==> flow/design.v <==
`timescale 1ns / 1ps
`timescale 1ns / 1ps
module ALU
(
output [3:0] out,
input [1:0] Sel,
input [3:0] A, B,
input clk
);
reg ou;
assign out = ou;
always @ (posedge clk)
  begin
    case(Sel)
      2'b00 : ou = A + B;
      2'b01 : ou = A - B;
      2'b10 : ou = A * B;
      2'b11 : ou = A / B;
    endcase
  end
endmodule
module CPU
(
output [3:0] data_out,
output [5:0] address,
output RW,
input [3:0] data_in,
input clk
);
integer flag;
integer do_this_flag;
integer mem_operand_flag;
reg [3:0] ALU_A, ALU_B;
wire [3:0] ALU_out;
reg [1:0] ALU_Sel;
reg ALU_clk;
reg [5:0] addr, addr_bkp;
reg RW_reg;
reg [3:0] OP1, OP2;
reg [5:0] OP1_addr, OP2_addr;
reg [3:0] inter1, inter2, inter3;
assign address = addr;
assign RW = RW_reg;
assign data_out = ALU_out;
ALU A1(ALU_out, ALU_Sel, ALU_A, ALU_B, ALU_clk);
initial
  begin
    flag = 0;
    addr = 0;
    RW_reg = 0;
    ALU_clk = 0;
  end
always @ (posedge clk)
  begin
    if(flag == 0)
    begin
      flag = 1;
      RW_reg = 0;
      case(data_in)
        4'b0000 : begin
                    do_this_flag = 0;
                    ALU_Sel = 0;
                  end
        4'b0001 : begin
                    do_this_flag = 0;
                    mem_operand_flag = 1;
                    ALU_Sel = 0;
                  end
        4'b0010 : begin
                    do_this_flag = 0;
                    ALU_Sel = 1;
                  end
        4'b0011 : begin
                    do_this_flag = 0;
                    mem_operand_flag = 1;
                    ALU_Sel = 1;
                  end
        4'b0100 : begin
                    do_this_flag = 0;
                    ALU_Sel = 2;
                  end
        4'b0101 : begin
                    do_this_flag = 0;
                    mem_operand_flag = 1;
                    ALU_Sel = 2;
                  end
        4'b0110 : begin
                    do_this_flag = 0;
                    ALU_Sel = 3;
                  end
        4'b0111 : begin
                    do_this_flag = 0;
                    mem_operand_flag = 1;
                    ALU_Sel = 3;
                  end
      endcase
      addr = addr + 1;
    end
    if(flag == 1)
    begin
      flag = 2;
      RW_reg = 0;
      if(mem_operand_flag == 1)
      begin
        inter1 = data_in;
        addr = addr + 1;
        inter2 = data_in;
        OP1_addr = {inter1, inter2[3],inter2[2]};
        addr_bkp = addr;
        addr = OP1_addr;
        OP1 = data_in;
        addr = addr_bkp;
      end
      else
      begin
        OP1 = data_in;
      end
      addr = addr + 1;
    end
    if(flag == 2)
    begin
      flag = 3;
      RW_reg = 0;
      if(mem_operand_flag == 1)
      begin
        inter3 = data_in;
        OP2_addr = {inter2[1], inter2[0], inter3};
        addr_bkp = addr;
        addr = OP2_addr;
        OP2 = data_in;
        addr = addr_bkp;
      end
      else
      begin
        OP2 = data_in;
      end
      addr = addr + 1;
    end
    if(flag == 3)
    begin
      RW_reg = 0;
      ALU_A = OP1;
      ALU_B = OP2;
      #2 ALU_clk = 1;
      #1 ALU_clk = 0;
      flag = 0;
      addr_bkp = addr;
      addr = 63;
      RW_reg = 1;
      #1 RW_reg = 0;
      addr = addr_bkp;
    end
  end
endmodule
# == Tool chain data of CPU ==
# What the tools print for CPU, step after step.
# Lines are those of the file above, counted from 1.
# Operators: Yosys type, input widths -> output width; for muxes data width and select width s.
# Cell names lack the library's common part.
# The mark - stands for no value.
# setup
design,CPU
clock,clk
lib,sky130hd
lib_corner,tt_025C_1v80

# == Elaborated design ==
# Source: Yosys, flattened and elaborated, memories not mapped. Widths are those after wreduce; folded enables and synchronous resets count as part of the registers. Registers that Yosys merges into a memory's read port (data or address) are not register bits. Print and check cells do not count. Equal cells are merged and count once.
# bits
register_bits,70
in_bits,5
out_inout_bits,11
word_cells,28
# classes
addsub,4
equal,8
mux,11
reduce_logical,2
# ops
op,n
$mux 32,5
$eq 32x2->1 const B,2
$eq 32x3->1 const B,2
$mux 6,6
$logic_not 32->1,1
$add 6x1->6 const B,4
$eq 4x3->1 const B,2
$eq 4x1->1 const B,1
$eq 4x2->1 const B,1
$reduce_or 4->1,1

# == Longest topological paths ==
# Yosys ltp: most cells in a row. Word level: on the elaborated netlist, between registers, memories and ports. Mapped: between sequential cells and ports; inverters and the memories' decode and read muxes count.
# logic_depth
word_depth,12
abc_area,0
mapped_depth,16
mapped_depth_nobuf,16

# == Mapped cells and area ==
# Yosys stat after the flow's synthesis: flattened, memories mapped to cells. It holds for the ABC_AREA given above (unset counts as 0); a run with the other value may have another netlist.
# Totals and module areas in this step are rounded.
# mapped
cells,269
mapped_area_um2,2790
seqArea_um2,1400
ff_cells,70
buf_cells,43
# by_type
type,n,area_total_um2
dfxtp_1,70,1.4E+03
nor2b_1,34,212.704
clkbuf_1,35,131.376
xnor2_1,10,87.584
nor4_1,11,68.816
nor4_4,3,63.811
nor4_2,5,62.56
nand4_1,9,56.304
buf_4,7,52.55
ha_1,4,50.048
mux2_2,4,45.043
xor2_1,4,35.034
nor2_1,9,33.782
nand2_1,7,26.275
nand4_2,2,25.024
nor3_1,5,25.024
nor3b_2,2,25.024
nand4_4,1,21.27
# Other cell types: 34; their cells: 47.
# By module: a second synthesis without flattening, with its own total; a netlist apart from the flattened one above.
# hier_totals
hier_cells,378
hier_area_um2,3690
# Rows give one instance, submodules left out.
# by_module
module,n_inst,cells,area_um2,seq_area_um2
CPU,1,322,3230,1860
ALU,1,56,468,20.0

# == Worst setup path after synthesis ==
# Source: OpenSTA report_checks on the synthesized netlist (no wires, ideal clock, input and output delay 20% of the period each), path of least setup slack; recovery checks are left aside. Register names are those of the netlist, which keeps one name where synthesis merged equal registers.
# synth_path
path_kind,register -> register
start,register flag[12]
end,register addr[5]
period_ns,4.74
setup_time_ns,0.072
launch_ns,0.000
t_arrival_ns,3.298
required_ns,4.668
slack_ns,1.370
path_delay_ns,3.370
driving_pins,15
path_buffers,0
period_less_setup_slack_ns,3.37
# "path_delay_ns" is the arrival time less input delay plus setup time.
# "driving_pins": output pins that drive a net of the path, with the launching flip-flop's if there is one; two outputs of one cell count as two.
# "period_less_setup_slack_ns" is the clock period less the worst setup slack; recovery checks do not enter. This is arithmetic on one report: input and output delays are still those of the set period (20% each).
# Between the ends stands the longest chain of elaborated cells between them, by number of cells; it is not shown to be the way that was timed. Of several equally long chains one is given.
# Each line given opens the expression or statement behind the cell; cells for indexed reads and writes are added by Yosys, which also makes memories of some case tables.
# At most two assigning lines are given for a register; there are more.
# synth_between
cell_sequence,dfxtp_1 -> nor4_4 -> nand4_4 -> nor2_2 -> mux2_2 -> ha_1 -> mux2_2 -> ha_1 -> inv_1 -> a211oi_1 -> o21ai_1 -> xor2_2 -> nand4bb_1 -> o221ai_2 -> xnor2_1
elab_chain_cells,10
cells_between,16
classes_between,add/sub: 3; eq/ne: 3; mux: 9; reduce/logical: 1
# synth_lines
item,line,text
start: declaration,30,integer flag;
start: assignment,57,flag = 1;
start: assignment,101,flag = 2;
$logic_not 32->1,55,if(flag == 0)
$mux 6,55,
$add 6x1->6,106,addr = addr + 1;
$mux 6,103,if(mem_operand_flag == 1)
$mux 6,99,if(flag == 1)
$add 6x1->6,118,addr = addr + 1;
$mux 6,99,
$mux 6,120,if(flag == 2)
$add 6x1->6,137,addr = addr + 1;
$mux 6,120,
end: assignment,112,addr = addr_bkp;
end: assignment,118,
end: declaration,37,"reg [5:0] addr, addr_bkp;"

# == Worst path after layout ==
# Path of least setup slack in the final report of run 1 (OpenROAD, finished layout, wires in). Where an end is a register, its clock arrival counts in the times.
# layout_path
path_kind,register -> register
start,register flag[2]
end,register addr[5]
period_ns,2.15
setup_time_ns,0.11
launch_ns,0.33
t_arrival_ns,3.41
required_ns,2.36
slack_ns,-1.05
driving_pins,14
path_buffers,0
# Between the ends stands the longest chain of elaborated cells between them, by number of cells; it is not shown to be the way that was timed. Of several equally long chains one is given.
# At most two assigning lines are given for a register; there are more.
# layout_between
cell_sequence,dfxtp_1 -> nor4_4 -> nand4_2 -> nor2_4 -> mux2_4 -> ha_4 -> mux2_4 -> ha_4 -> mux2_4 -> nand2_1 -> nor2_1 -> nand4bb_1 -> o221ai_2 -> xnor2_1
elab_chain_cells,10
cells_between,16
classes_between,add/sub: 3; eq/ne: 3; mux: 9; reduce/logical: 1
# layout_lines
item,line,text
start: declaration,30,integer flag;
start: assignment,57,flag = 1;
start: assignment,101,flag = 2;
$logic_not 32->1,55,if(flag == 0)
$mux 6,55,
$add 6x1->6,106,addr = addr + 1;
$mux 6,103,if(mem_operand_flag == 1)
$mux 6,99,if(flag == 1)
$add 6x1->6,118,addr = addr + 1;
$mux 6,99,
$mux 6,120,if(flag == 2)
$add 6x1->6,137,addr = addr + 1;
$mux 6,120,
end: assignment,112,addr = addr_bkp;
end: assignment,118,
end: declaration,37,"reg [5:0] addr, addr_bkp;"

# Measured data: module CPU, platform sky130hd, 2 stored runs of the flow under differing settings, order arbitrary. Input and output delays are each 20% of the period that was set; the output load is 0.01 pF.
# "period_less_ws_ns" means the clock period less the worst setup slack. The figure is calculated, with input and output delays left at 20% of the set period.
# By "worst_path_time_ns" is meant the share of the clock period that the worst setup path is allowed (20% is reserved at inputs, 20% at outputs), minus its slack. Clock arrival times at its registers enter into it.
# By "power_mw" is meant OpenSTA's value without simulated activity: inputs other than the clock are taken to toggle once in ten clock periods, and the tool carries that through the logic.
# Values from the reports are rounded here.
# A setting shown as -- is not set for that run.
# A result given as -- is not shown for that run.
setting or result,run 1,run 2
period_ns,2.15,3.09
CORE_UTILIZATION,23,66
SETUP_SLACK_MARGIN,0.17,--
PLACE_DENSITY,0.79,--
CELL_PAD_IN_SITES_DETAIL_PLACEMENT,0,0
GPL_TIMING_DRIVEN,0,--
CTS_CLUSTER_SIZE,22,--
SLEW_MARGIN,0,10
MIN_ROUTING_LAYER,met1,met2
MAX_ROUTING_LAYER,met4,--
CAP_MARGIN,20,20
CORE_MARGIN,2,2
PLACE_DENSITY_LB_ADDON,--,0.13
CELL_PAD_IN_SITES_GLOBAL_PLACEMENT,--,2
TNS_END_PERCENT,--,80
ABC_AREA,--,0
setup_tns_ns,-4.66,--
post_route_stdcell_area_um2,3770,--
timing.setup.ws_ns,-1.05,--
synthesis_area_um2,2790,--
final_hold_ws_ns,0.433,--
die_um2,13000,--
worst_path_time_ns,3.20,--
worstPathKind,register -> register,--
power_mw,2.88,--
period_less_ws_ns,3.199,--
final_util_pct,31.6,--
# Run 2: did not finish, placement stopped with FLW-0024
